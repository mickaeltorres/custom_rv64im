==> flow/design.v <==
`timescale 1ns / 1ps
module SDCTRL(
    input               CLK,
    input               RST,
    output reg          SD_CS,
    output reg          SD_MOSI,
    output reg          SD_SCK,
    input               SD_MISO,
    output reg          SDCMDRE,
    input [39:0]        SDCMDOUT,
    input               SDCMDEMPTY,
    output reg [7:0]    SDDATIN,
    output reg          SDDATWE,
    input               SDDATFULL
);
reg [15:0]  step;
reg [39:0]  cmd;
reg [47:0]  cmdrd;
reg [7:0]   dat;
reg [15:0]  cnt;
reg [15:0]  wait_init;
reg [24:0]  retry;
reg [7:0]   err;
reg [47:0]  CMD0 =  'h400000000095;
reg [47:0]  CMD8 =  'h48000001aa87;
reg [47:0]  CMD9 =  'h49;
reg [47:0]  CMD10 = 'h4a;
reg [47:0]  CMD55 = 'h7700000000aa;
reg [47:0]  CMD41 = 'h6940000000aa;
reg [47:0]  CMD58 = 'h7a00000000aa;
reg [7:0]   CMD17 = 'h51;
reg [7:0]   CMD24 = 'h58;
always @(posedge CLK)
begin
    if (RST == 0) begin
        SD_CS <= 1;
        SD_SCK <= 0;
        SD_MOSI <= 1;
        SDCMDRE <= 0;
        SDDATWE <= 0;
        step <= 0;
        err <= 0;
    end else case (step)
        0: begin
            SD_SCK <= 0;
            SD_CS <= 1;
            SD_MOSI <= 1;
            err <= 0;
            if (SDCMDEMPTY != 1) begin
                SDCMDRE <= 1;
                step <= 1;
            end
        end
        1: begin
            SDCMDRE <= 0;
            step <= 2;
        end
        2: begin
            cmd <= SDCMDOUT;
            step <= 3;
        end
        3: begin
            case (cmd[7:0])
                0:          step <= 100;     
                1:          begin            
                    step <= 10000;
                    SD_CS <= 0;
                    cmdrd[47:40] <= CMD17;
                    cmdrd[39:8] <= cmd[39:8];
                    cmdrd[7:0] <= 'hff;
                end
                2:          begin            
                    step <= 20000;
                    SD_CS <= 0;
                    cmdrd[47:40] <= CMD24;
                    cmdrd[39:8] <= cmd[39:8];
                    cmdrd[7:0] <= 'hff;
                end
                3:          begin            
                    step <= 10000;
                    SD_CS <= 0;
                    cmdrd[47:40] <= CMD9;
                    cmdrd[39:8] <= 0;
                    cmdrd[7:0] <= 'hff;
                end
                4:          begin            
                    step <= 10000;
                    SD_CS <= 0;
                    cmdrd[47:40] <= CMD10;
                    cmdrd[39:8] <= 0;
                    cmdrd[7:0] <= 'hff;
                end
                default:    step <= 0;
            endcase
        end
        100: begin
            cnt <= 159;
            step <= 101;
            SD_SCK <= 1;
            err <= 'hff;
        end
        150: begin
            cnt <= cnt - 1;
            if (cnt == 0) begin
                step <= 151;
                SD_CS <= 0;
            end else begin
                step <= 101;
                SD_SCK <= !SD_SCK;
            end
        end
        200: begin
            cnt <= 639;
            step <= 201;
            SD_SCK <= 1;
            SD_MOSI <= 1;
        end
        250: begin
            cnt <= cnt - 1;
            if (cnt == 0)
                step <= 300;
            else begin
                step <= 201;
                SD_SCK <= !SD_SCK;
            end
        end
        300: begin
            cnt <= 47;
            step <= 301;
            SD_SCK <= 1;
            SD_CS <= 0;
            SD_MOSI <= CMD0[47];
        end
        350: begin
            if ((cnt == 0) && (SD_SCK == 0)) begin
                step <= 400;
                retry <= 16;
                SD_MOSI <= 1;
            end else begin
                if (SD_SCK == 0) begin
                    cnt <= cnt - 1;
                    SD_MOSI <= CMD0[cnt - 1];
                end
                step <= 301;
                SD_SCK <= !SD_SCK;
            end
        end
        400: begin
            retry <= retry - 1;
            cnt <= 8;
            step <= 401;
            SD_SCK <= 1;
            SD_CS <= 0;
        end
        401: begin
            step <= 402;
            if (SD_SCK == 1) begin
                dat[cnt - 1] <= SD_MISO;
                cnt <= cnt - 1;
            end
        end
        450: begin
            if ((cnt == 0) && (SD_SCK == 0)) begin
                if (dat == 1) begin
                    step <= 500;
                end else begin
                    err <= 1;
                    if (retry != 0) begin
                        step <= 400;
                    end else
                        step <= 65000;
                end
            end else begin
                step <= 401;
                SD_SCK <= !SD_SCK;
            end
        end
        500: begin
            cnt <= 47;
            step <= 501;
            SD_SCK <= 1;
            SD_CS <= 0;
            SD_MOSI <= CMD8[47];
        end
        550: begin
            if ((cnt == 0) && (SD_SCK == 0)) begin
                step <= 600;
                retry <= 16;
                SD_MOSI <= 1;
            end else begin
                if (SD_SCK == 0) begin
                    cnt <= cnt - 1;
                    SD_MOSI <= CMD8[cnt - 1];
                end
                step <= 501;
                SD_SCK <= !SD_SCK;
            end
        end
        600: begin
            retry <= retry - 1;
            cnt <= 8;
            step <= 601;
            SD_SCK <= 1;
            SD_CS <= 0;
        end
        601: begin
            step <= 602;
            if (SD_SCK == 1) begin
                dat[cnt - 1] <= SD_MISO;
                cnt <= cnt - 1;
            end
        end
        650: begin
            if ((cnt == 0) && (SD_SCK == 0)) begin
                if (dat == 1) begin
                    step <= 651;
                    SD_SCK <= 1;
                    cnt <= 95;
                end else begin
                    err <= 2;
                    if (retry != 0) begin
                        step <= 600;
                    end else
                        step <= 65000;
                end
            end else begin
                step <= 601;
                SD_SCK <= !SD_SCK;
            end
        end
        699: begin
            cnt <= cnt - 1;
            if (cnt == 0) begin
                step <= 700;
                wait_init <= 2048;
            end else begin
                step <= 651;
                SD_SCK <= !SD_SCK;
            end
        end
        700: begin
            wait_init <= wait_init - 1;
            cnt <= 47;
            step <= 701;
            SD_SCK <= 1;
            SD_CS <= 0;
            SD_MOSI <= CMD55[47];
        end
        750: begin
            if ((cnt == 0) && (SD_SCK == 0)) begin
                step <= 800;
                retry <= 16;
                SD_MOSI <= 1;
            end else begin
                if (SD_SCK == 0) begin
                    cnt <= cnt - 1;
                    SD_MOSI <= CMD55[cnt - 1];
                end
                step <= 701;
                SD_SCK <= !SD_SCK;
            end
        end
        800: begin
            retry <= retry - 1;
            cnt <= 8;
            step <= 801;
            SD_SCK <= 1;
            SD_CS <= 0;
        end
        801: begin
            step <= 802;
            if (SD_SCK == 1) begin
                dat[cnt - 1] <= SD_MISO;
                cnt <= cnt - 1;
            end
        end
        850: begin
            if ((cnt == 0) && (SD_SCK == 0)) begin
                if (dat == 1) begin
                    step <= 900;
                end else begin
                    err <= 3;
                    if (retry != 0) begin
                        step <= 800;
                    end else
                        step <= 65000;
                end
            end else begin
                step <= 801;
                SD_SCK <= !SD_SCK;
            end
        end
        900: begin
            cnt <= 47;
            step <= 901;
            SD_SCK <= 1;
            SD_CS <= 0;
            SD_MOSI <= CMD41[47];
        end
        950: begin
            if ((cnt == 0) && (SD_SCK == 0)) begin
                step <= 1000;
                retry <= 16;
                SD_MOSI <= 1;
            end else begin
                if (SD_SCK == 0) begin
                    cnt <= cnt - 1;
                    SD_MOSI <= CMD41[cnt - 1];
                end
                step <= 901;
                SD_SCK <= !SD_SCK;
            end
        end
        1000: begin
            retry <= retry - 1;
            cnt <= 8;
            step <= 1001;
            SD_SCK <= 1;
            SD_CS <= 0;
        end
        1001: begin
            step <= 1002;
            if (SD_SCK == 1) begin
                dat[cnt - 1] <= SD_MISO;
                cnt <= cnt - 1;
            end
        end
        1050: begin
            if ((cnt == 0) && (SD_SCK == 0)) begin
                if (dat == 0) begin
                    step <= 1051;
                    SD_SCK <= 1;
                    cnt <= 95;
                end else begin
                    err <= 4;
                    if (retry != 0) begin
                        step <= 1000;
                    end else begin
                        if (wait_init == 0)
                            step <= 65000;
                        else
                            step <= 700;
                    end
                end
            end else begin
                step <= 1001;
                SD_SCK <= !SD_SCK;
            end
        end
        1099: begin
            cnt <= cnt - 1;
            if (cnt == 0)
                step <= 1100;
            else begin
                step <= 1051;
                SD_SCK <= !SD_SCK;
            end
        end
        1100: begin
            cnt <= 47;
            step <= 1101;
            SD_SCK <= 1;
            SD_CS <= 0;
            SD_MOSI <= CMD58[47];
        end
        1150: begin
            if ((cnt == 0) && (SD_SCK == 0)) begin
                step <= 1200;
                retry <= 16;
                SD_MOSI <= 1;
            end else begin
                if (SD_SCK == 0) begin
                    cnt <= cnt - 1;
                    SD_MOSI <= CMD58[cnt - 1];
                end
                step <= 1101;
                SD_SCK <= !SD_SCK;
            end
        end
        1200: begin
            retry <= retry - 1;
            cnt <= 8;
            step <= 1201;
            SD_SCK <= 1;
            SD_CS <= 0;
        end
        1201: begin
            step <= 1202;
            if (SD_SCK == 1) begin
                dat[cnt - 1] <= SD_MISO;
                cnt <= cnt - 1;
            end
        end
        1250: begin
            if ((cnt == 0) && (SD_SCK == 0)) begin
                if (dat == 0) begin
                    step <= 1251;
                    SD_SCK <= 1;
                    cnt <= 95;
                end else begin
                    err <= 5;
                    if (retry != 0) begin
                        step <= 1200;
                    end else
                        step <= 65000;
                end
            end else begin
                step <= 1201;
                SD_SCK <= !SD_SCK;
            end
        end
        1299: begin
            cnt <= cnt - 1;
            if (cnt == 0)
                step <= 64000;
            else begin
                step <= 1251;
                SD_SCK <= !SD_SCK;
            end
        end
        10000: begin
            cnt <= 47;
            step <= 10001;
            SD_SCK <= 1;
            SD_CS <= 0;
            SD_MOSI <= cmdrd[47];
        end
        10001: begin
            if ((cnt == 0) && (SD_SCK == 0)) begin
                step <= 10010;
                retry <= 16;
                SD_MOSI <= 1;
            end else begin
                if (SD_SCK == 0) begin
                    cnt <= cnt - 1;
                    SD_MOSI <= cmdrd[cnt - 1];
                end
                SD_SCK <= !SD_SCK;
            end
        end
        10010: begin
            retry <= retry - 1;
            cnt <= 8;
            step <= 10011;
            SD_SCK <= 1;
            SD_CS <= 0;
        end
        10011: begin
            if (SD_SCK == 1) begin
                dat[cnt - 1] <= SD_MISO;
                cnt <= cnt - 1;
            end
            if ((cnt == 0) && (SD_SCK == 0)) begin
                if (dat == 0) begin
                    step <= 10020;
                    retry <= 'hffff;
                end else begin
                    err <= 1;
                    if (retry != 0) begin
                        step <= 10010;
                    end else
                        step <= 65000;
                end
            end else begin
                SD_SCK <= !SD_SCK;
            end
        end
        10020: begin
            retry <= retry - 1;
            cnt <= 8;
            step <= 10021;
            SD_SCK <= 1;
            SD_CS <= 0;
        end
        10021: begin
            if (SD_SCK == 1) begin
                dat[cnt - 1] <= SD_MISO;
                cnt <= cnt - 1;
            end
            if ((cnt == 0) && (SD_SCK == 0)) begin
                if (dat == 'hfe) begin
                    step <= 10030;
                    retry <= 512;
                    SDDATWE <= 1;
                    SDDATIN <= 0;
                end else begin
                    err <= 2;
                    if (retry != 0) begin
                        step <= 10020;
                    end else
                        step <= 65000;
                end
            end else begin
                SD_SCK <= !SD_SCK;
            end
        end
        10030: begin
            retry <= retry - 1;
            cnt <= 8;
            step <= 10031;
            SD_SCK <= 1;
            SD_CS <= 0;
            SDDATWE <= 0;
        end
        10031: begin
            if (SD_SCK == 1) begin
                dat[cnt - 1] <= SD_MISO;
                cnt <= cnt - 1;
            end
            if ((cnt == 0) && (SD_SCK == 0)) begin
                SDDATWE <= 1;
                SDDATIN <= dat;
                if (retry != 0) begin
                    step <= 10030;
                end else
                    step <= 10040;
            end else begin
                SD_SCK <= !SD_SCK;
            end
        end
        10040: begin
            SDDATWE <= 0;
            cnt <= 95;
            step <= 10041;
            SD_SCK <= 1;
            SD_MOSI <= 1;
        end
        10041: begin
            cnt <= cnt - 1;
            if (cnt == 0)
                step <= 64000;
            else begin
                SD_SCK <= !SD_SCK;
            end
        end
        20000: begin
            cnt <= 47;
            step <= 20001;
            SD_SCK <= 1;
            SD_CS <= 0;
            SD_MOSI <= cmdrd[47];
        end
        20001: begin
            if ((cnt == 0) && (SD_SCK == 0)) begin
                step <= 20010;
                retry <= 16;
                SD_MOSI <= 1;
            end else begin
                if (SD_SCK == 0) begin
                    cnt <= cnt - 1;
                    SD_MOSI <= cmdrd[cnt - 1];
                end
                SD_SCK <= !SD_SCK;
            end
        end
        20010: begin
            retry <= retry - 1;
            cnt <= 8;
            step <= 20011;
            SD_SCK <= 1;
            SD_CS <= 0;
        end
        20011: begin
            if (SD_SCK == 1) begin
                dat[cnt - 1] <= SD_MISO;
                cnt <= cnt - 1;
            end
            if ((cnt == 0) && (SD_SCK == 0)) begin
                if (dat == 0) begin
                    step <= 20025;
                    retry <= 512;
                    cmdrd[7:0] <= 'hfe;
                    SDDATIN <= 'h0;
                    SDDATWE <= 1;
                end else begin
                    err <= 1;
                    if (retry != 0) begin
                        step <= 20010;
                    end else
                        step <= 65000;
                end
            end else begin
                SD_SCK <= !SD_SCK;
            end
        end
        20020: begin
            if (SDCMDEMPTY != 1) begin
                SDCMDRE <= 1;
                step <= 20021;
            end
        end
        20021: begin
            SDCMDRE <= 0;
            step <= 20022;
        end
        20022: begin
            cmdrd[7:0] <= SDCMDOUT;
            step <= 20025;
        end
        20025: begin
            cnt <= 7;
            step <= 20026;
            SD_SCK <= 1;
            SD_CS <= 0;
            SD_MOSI <= cmdrd[7];
            SDDATWE <= 0;
        end
        20026: begin
            if ((cnt == 0) && (SD_SCK == 0)) begin
                if (retry == 0) begin
                    retry <= 16;
                    step <= 20030;
                    SD_MOSI <= 1;
                end else begin
                    step <= 20020;
                    retry <= retry - 1;
                end
            end else begin
                if (SD_SCK == 0) begin
                    cnt <= cnt - 1;
                    SD_MOSI <= cmdrd[cnt - 1];
                end
                SD_SCK <= !SD_SCK;
            end
        end
        20030: begin
            retry <= retry - 1;
            cnt <= 8;
            step <= 20031;
            SD_SCK <= 1;
            SD_CS <= 0;
        end
        20031: begin
            if (SD_SCK == 1) begin
                dat[cnt - 1] <= SD_MISO;
                cnt <= cnt - 1;
            end
            if ((cnt == 0) && (SD_SCK == 0)) begin
                if (dat == 'he5) begin
                    retry <= 1310720;
                    step <= 20040;
                end else begin
                    err <= 2;
                    if (retry != 0) begin
                        step <= 20030;
                    end else
                        step <= 65000;
                end
            end else begin
                SD_SCK <= !SD_SCK;
            end
        end
        20040: begin
            retry <= retry - 1;
            cnt <= 8;
            step <= 20041;
            SD_SCK <= 1;
            SD_CS <= 0;
        end
        20041: begin
            if (SD_SCK == 1) begin
                dat[cnt - 1] <= SD_MISO;
                cnt <= cnt - 1;
            end
            if ((cnt == 0) && (SD_SCK == 0)) begin
                if (dat != 0) begin
                    step <= 64000;
                end else begin
                    err <= 3;
                    if (retry != 0) begin
                        step <= 20040;
                    end else
                        step <= 65000;
                end
            end else begin
                SD_SCK <= !SD_SCK;
            end
        end
        64000: begin
            SDDATIN <= 'h0;
            SDDATWE <= 1;
            step <= 64001;
            SD_SCK <= 1;
            SD_MOSI <= 1;
            cnt <= 64;
        end
        64001: begin
            SDDATWE <= 0;
            SD_SCK <= !SD_SCK;
            cnt <= cnt - 1;
            if (cnt == 1) begin
                SD_SCK <= 0;
                SD_CS <= 1;
                step <= 0;
            end
        end
        65000: begin
            SDDATIN <= err;
            SDDATWE <= 1;
            step <= 64001;
            SD_SCK <= 1;
            SD_MOSI <= 1;
            cnt <= 64;
        end
        default: step <= step + 1;
    endcase
end
endmodule
== From RTL to reports: SDCTRL ==
Tool output for the design above, in the order of the flow.
Lines are those of the file above, counted from 1.
Not given: n/a
Design
  design top: SDCTRL
  clock: CLK
  cell library: sky130hd
  library corner: tt_025C_1v80

== Elaborated design ==
Counts by Yosys on the flattened word-level netlist (proc, flatten, opt, wreduce; memories kept). Register bits leave out memories and registers merged into their read ports (data or address). Print and check cells are left out.
Bit counts
  register bits: 190
  input port bits: 45
  output and inout bits: 13
  elaborated cells: 358
Operators by class
  add/subtract/negate cells: 5
  eq/ne operators: 122
  shifts and indexed selects: 8
  mux-type cells: 140
  bitwise operators: 4
  reductions and logical operators: 63
Operator list (count)
  parallel mux 16 bit (select 61 bit): 1
  2-to-1 mux 16 bit: 48
  2-to-1 mux 25 bit: 11
  indexed select 48 x 32 -> 1 bit with constant A: 5
  2-to-1 mux 8 bit: 29
  == test 16 x 10 -> 1 bit with constant B: 14
  == test 16 x 15 -> 1 bit with constant B: 13
  parallel mux 16 bit (select 12 bit): 1
  parallel mux 25 bit (select 7 bit): 1
  == test 16 x 14 -> 1 bit with constant B: 10
  == test 16 x 11 -> 1 bit with constant B: 8
  == test 16 x 9 -> 1 bit with constant B: 6
  parallel mux 8 bit (select 11 bit): 1
  != test 2 bit with constant B: 40
  parallel mux 32 bit (select 2 bit): 1
  == test 16 bit with constant B: 3
  == test 16 x 8 -> 1 bit with constant B: 3
  logical NOT 16 bit: 3
  indexed select 48 x 32 -> 1 bit: 1
  parallel mux 15 bit (select 3 bit): 1
  parallel mux 8 bit (select 5 bit): 1
  variable shift 1 x 33 -> 8 bit: 1
  variable shift 1 x 33 -> 8 bit with constant A: 1
  negator 32 -> 33 bit: 1
  == test 16 x 1 -> 1 bit with constant B: 2
  == test 16 x 2 -> 1 bit with constant B: 2
  parallel mux 16 bit (select 2 bit): 1
  parallel mux 8 bit (select 4 bit): 1
Other operator kinds: 63; their cells: 132.

== Longest topological paths ==
Yosys ltp: most cells in a row. Word level: on the elaborated netlist, between registers, memories and ports. Mapped: between sequential cells and ports; inverters and the memories' decode and read muxes count.
Depth
  word-level depth: 6
  ABC_AREA: 0
  mapped depth: 18
  gate-level depth less buffers: 14

== After synthesis ==
Yosys stat after the flow's synthesis: flattened, memories mapped to cells. It holds for the ABC_AREA given above (unset counts as 0); a run with the other value may have another netlist.
Totals and module areas in this step are rounded.
Cell types
  sky130_fd_sc_hd__edfxtp_1: count 157, area in all 4.71E+03 um^2
  sky130_fd_sc_hd__nor2_1: count 151, area in all 566.794 um^2
  sky130_fd_sc_hd__dfxtp_1: count 25, area in all 500.48 um^2
  sky130_fd_sc_hd__o21ai_0: count 92, area in all 460.442 um^2
  sky130_fd_sc_hd__nand2_1: count 114, area in all 427.91 um^2
  sky130_fd_sc_hd__a21oi_1: count 77, area in all 385.37 um^2
  sky130_fd_sc_hd__xnor2_1: count 39, area in all 341.578 um^2
  sky130_fd_sc_hd__nor3_1: count 65, area in all 325.312 um^2
  sky130_fd_sc_hd__nand4_1: count 46, area in all 287.776 um^2
  sky130_fd_sc_hd__nor2b_1: count 44, area in all 275.264 um^2
  sky130_fd_sc_hd__nor4_1: count 44, area in all 275.264 um^2
  sky130_fd_sc_hd__nand3_1: count 45, area in all 225.216 um^2
  sky130_fd_sc_hd__xor2_1: count 23, area in all 201.443 um^2
  sky130_fd_sc_hd__clkbuf_1: count 47, area in all 176.419 um^2
  sky130_fd_sc_hd__or3_1: count 27, area in all 168.912 um^2
  sky130_fd_sc_hd__buf_2: count 33, area in all 165.158 um^2
  sky130_fd_sc_hd__ha_1: count 12, area in all 150.144 um^2
  sky130_fd_sc_hd__a211oi_1: count 18, area in all 135.13 um^2
Other cell types: 85; their cells: 398.
Mapped netlist
  cells in the netlist: 1457
  chip area (Yosys): 13100 um^2
  sequential part of the area: 5220 um^2
  flip-flop cells: 182
  buffer cells: 95

== Timing after synthesis ==
OpenSTA on the mapped netlist: ideal clock, no wires. The path of least setup slack (recovery checks aside). Input and output delay are each 20% of the period. Register names are those of the netlist, which keeps one name where synthesis merged equal registers.
Timing after synthesis
  path kind: input port to flip-flop
  from: input port RST
  to: register cmd[0]
  period: 8.13 ns
  input delay: 1.626 ns
  library setup time: 0.487 ns
  launch time at the first pin: 1.626 ns
  arrival time: 4.694 ns
  data required time: 7.643 ns
  slack: 2.950 ns
  delay of the path: 3.555 ns
  driving pins on the path: 3
  buffers on the path: 1
  period reached after synthesis: 5.18 ns
"delay of the path" = arrival - input delay + setup time.
"driving pins on the path" counts driving pins, that of a launching flip-flop among them; a cell with two outputs on the path counts twice.
"period reached after synthesis" is the clock period less the worst setup slack; recovery checks do not enter. This is arithmetic on one report: input and output delays are still those of the set period (20% each).
Between the ends stands the longest chain of elaborated cells between them, by number of cells; it is not shown to be the way that was timed. Of several equally long chains one is given.
A line is the first line of the expression or statement that the cell stems from. Yosys adds cells for indexed reads and writes and turns some case tables into memories.
On the way, after synthesis
  cell sequence: sky130_fd_sc_hd__inv_1 -> sky130_fd_sc_hd__clkbuf_1 -> sky130_fd_sc_hd__nor3_1
  cells in the longest elaborated chain: 1
  elaborated cells between the ends (all ways): 1
  RTL lines with such cells: 0
  classes of those cells: 1 x reduce/logical
RTL lines, path after synthesis
  start: declaration: line 4  | input               RST,
  AND reduction 2 bit
  end: assignment: line 59  | cmd <= SDCMDOUT;
  end: declaration: line 17  | reg [39:0]  cmd;

== Worst path after layout ==
From the final timing report of run A: the path of least setup slack in the routed layout; clock arrival at registers is part of the times.
Timing post-layout
  path kind: flip-flop to flip-flop
  from: register cnt[1]
  to: register dat[6]
  period: 6.35 ns
  library setup time: 0.24 ns
  launch time at the first pin: 0.45 ns
  arrival time: 5.07 ns
  data required time: 6.56 ns
  slack: 1.49 ns
  driving pins on the path: 15
  buffers on the path: 0
Between the ends stands the longest chain of elaborated cells between them, by number of cells; it is not shown to be the way that was timed. Of several equally long chains one is given.
A register here has more assigning lines than the two given.
Where a signal picks the word or bit written, the line may be left out of the assigning lines.
On the way, post-layout
  cell sequence: sky130_fd_sc_hd__edfxtp_1 -> sky130_fd_sc_hd__inv_1 -> sky130_fd_sc_hd__ha_1 -> sky130_fd_sc_hd__or2_2 -> sky130_fd_sc_hd__o31ai_2 -> sky130_fd_sc_hd__nand3_1 -> sky130_fd_sc_hd__or2_1 -> sky130_fd_sc_hd__nor4_1 -> sky130_fd_sc_hd__ha_1 -> sky130_fd_sc_hd__nor2b_1 -> sky130_fd_sc_hd__o2111ai_1 -> sky130_fd_sc_hd__a211oi_1 -> sky130_fd_sc_hd__a21oi_1 -> sky130_fd_sc_hd__nor4_1 -> sky130_fd_sc_hd__mux2_2
  cells in the longest elaborated chain: 6
  elaborated cells between the ends (all ways): 7
  classes of those cells: 2 x add/sub; 2 x shift; 3 x logic
RTL lines, path post-layout
  start: declaration: line 20  | reg [15:0]  cnt;
  start: assignment: line 103  | cnt <= cnt - 1;
  start: assignment: line 119  | cnt <= cnt - 1;
  subtractor 16 x 1 -> 17 bit: line 662  | dat[cnt - 1] <= SD_MISO;
  negator 32 -> 33 bit: line 662
  variable shift 1 x 33 -> 8 bit: line 662
  NOT 8 bit: line 662
  AND 8 bit: line 662
  OR 8 bit: line 662
  end: declaration: line 19  | reg [7:0]   dat;

==> results <==
Module SDCTRL, platform sky130hd: 2 stored runs of the flow (Yosys, OpenROAD) with differing settings, in no particular order. Input and output delays are each 20% of the period that was set; the output load is 0.01 pF.
By "period reached" is meant the clock period of the run minus its worst setup slack. This is arithmetic on one report: input and output delays are still those of the set period (20% each).
"worst path time" = time allowed to the worst setup path (clock period - input delay - output delay, where it has them) - its slack; a late launch clock adds to it, a late capture clock takes from it.
"total power after layout": no workload was simulated; the value follows from the tool's default switching activity.
Measured values are rounded.

==> run A: settings <==
{ "period_ns": 6.35, "CORE_UTILIZATION": 49, "PLACE_DENSITY_LB_ADDON": 0.0, "CELL_PAD_IN_SITES_GLOBAL_PLACEMENT": 0, "GPL_ROUTABILITY_DRIVEN": 1, "CTS_CLUSTER_SIZE": 46, "CTS_CLUSTER_DIAMETER": 146, "CAP_MARGIN": 20, "MIN_ROUTING_LAYER": "met1", "CORE_MARGIN": 2, "SLEW_MARGIN": 20 }
==> run A: results <==
period reached: 4.861 ns
area inside the die boundary: 28100 um^2
sum of negative setup slack: 0.000 ns
smallest setup slack: 1.49 ns
total power after layout: 3750 uW
Yosys chip area after synthesis: 13100 um^2
worst path time: 4.86 ns
kind of the worst setup path: flip-flop to flip-flop
standard-cell area after layout: 14700 um^2
smallest hold slack: 0.459 ns
utilization after routing: 0.562

==> run B: settings <==
{ "period_ns": 6.03, "CORE_UTILIZATION": 55, "SETUP_SLACK_MARGIN": -0.15, "PLACE_DENSITY": 0.37, "CORE_MARGIN": 9, "TNS_END_PERCENT": 85, "CAP_MARGIN": 10, "MAX_ROUTING_LAYER": "met5", "SLEW_MARGIN": 20 }
==> run B: results <==
period reached: 4.827 ns
area inside the die boundary: 29700 um^2
sum of negative setup slack: 0.000 ns
smallest setup slack: 1.20 ns
total power after layout: 3900 uW
Yosys chip area after synthesis: 13100 um^2
worst path time: 4.83 ns
kind of the worst setup path: flip-flop to flip-flop
standard-cell area after layout: 14700 um^2
smallest hold slack: 0.488 ns
utilization after routing: 0.626
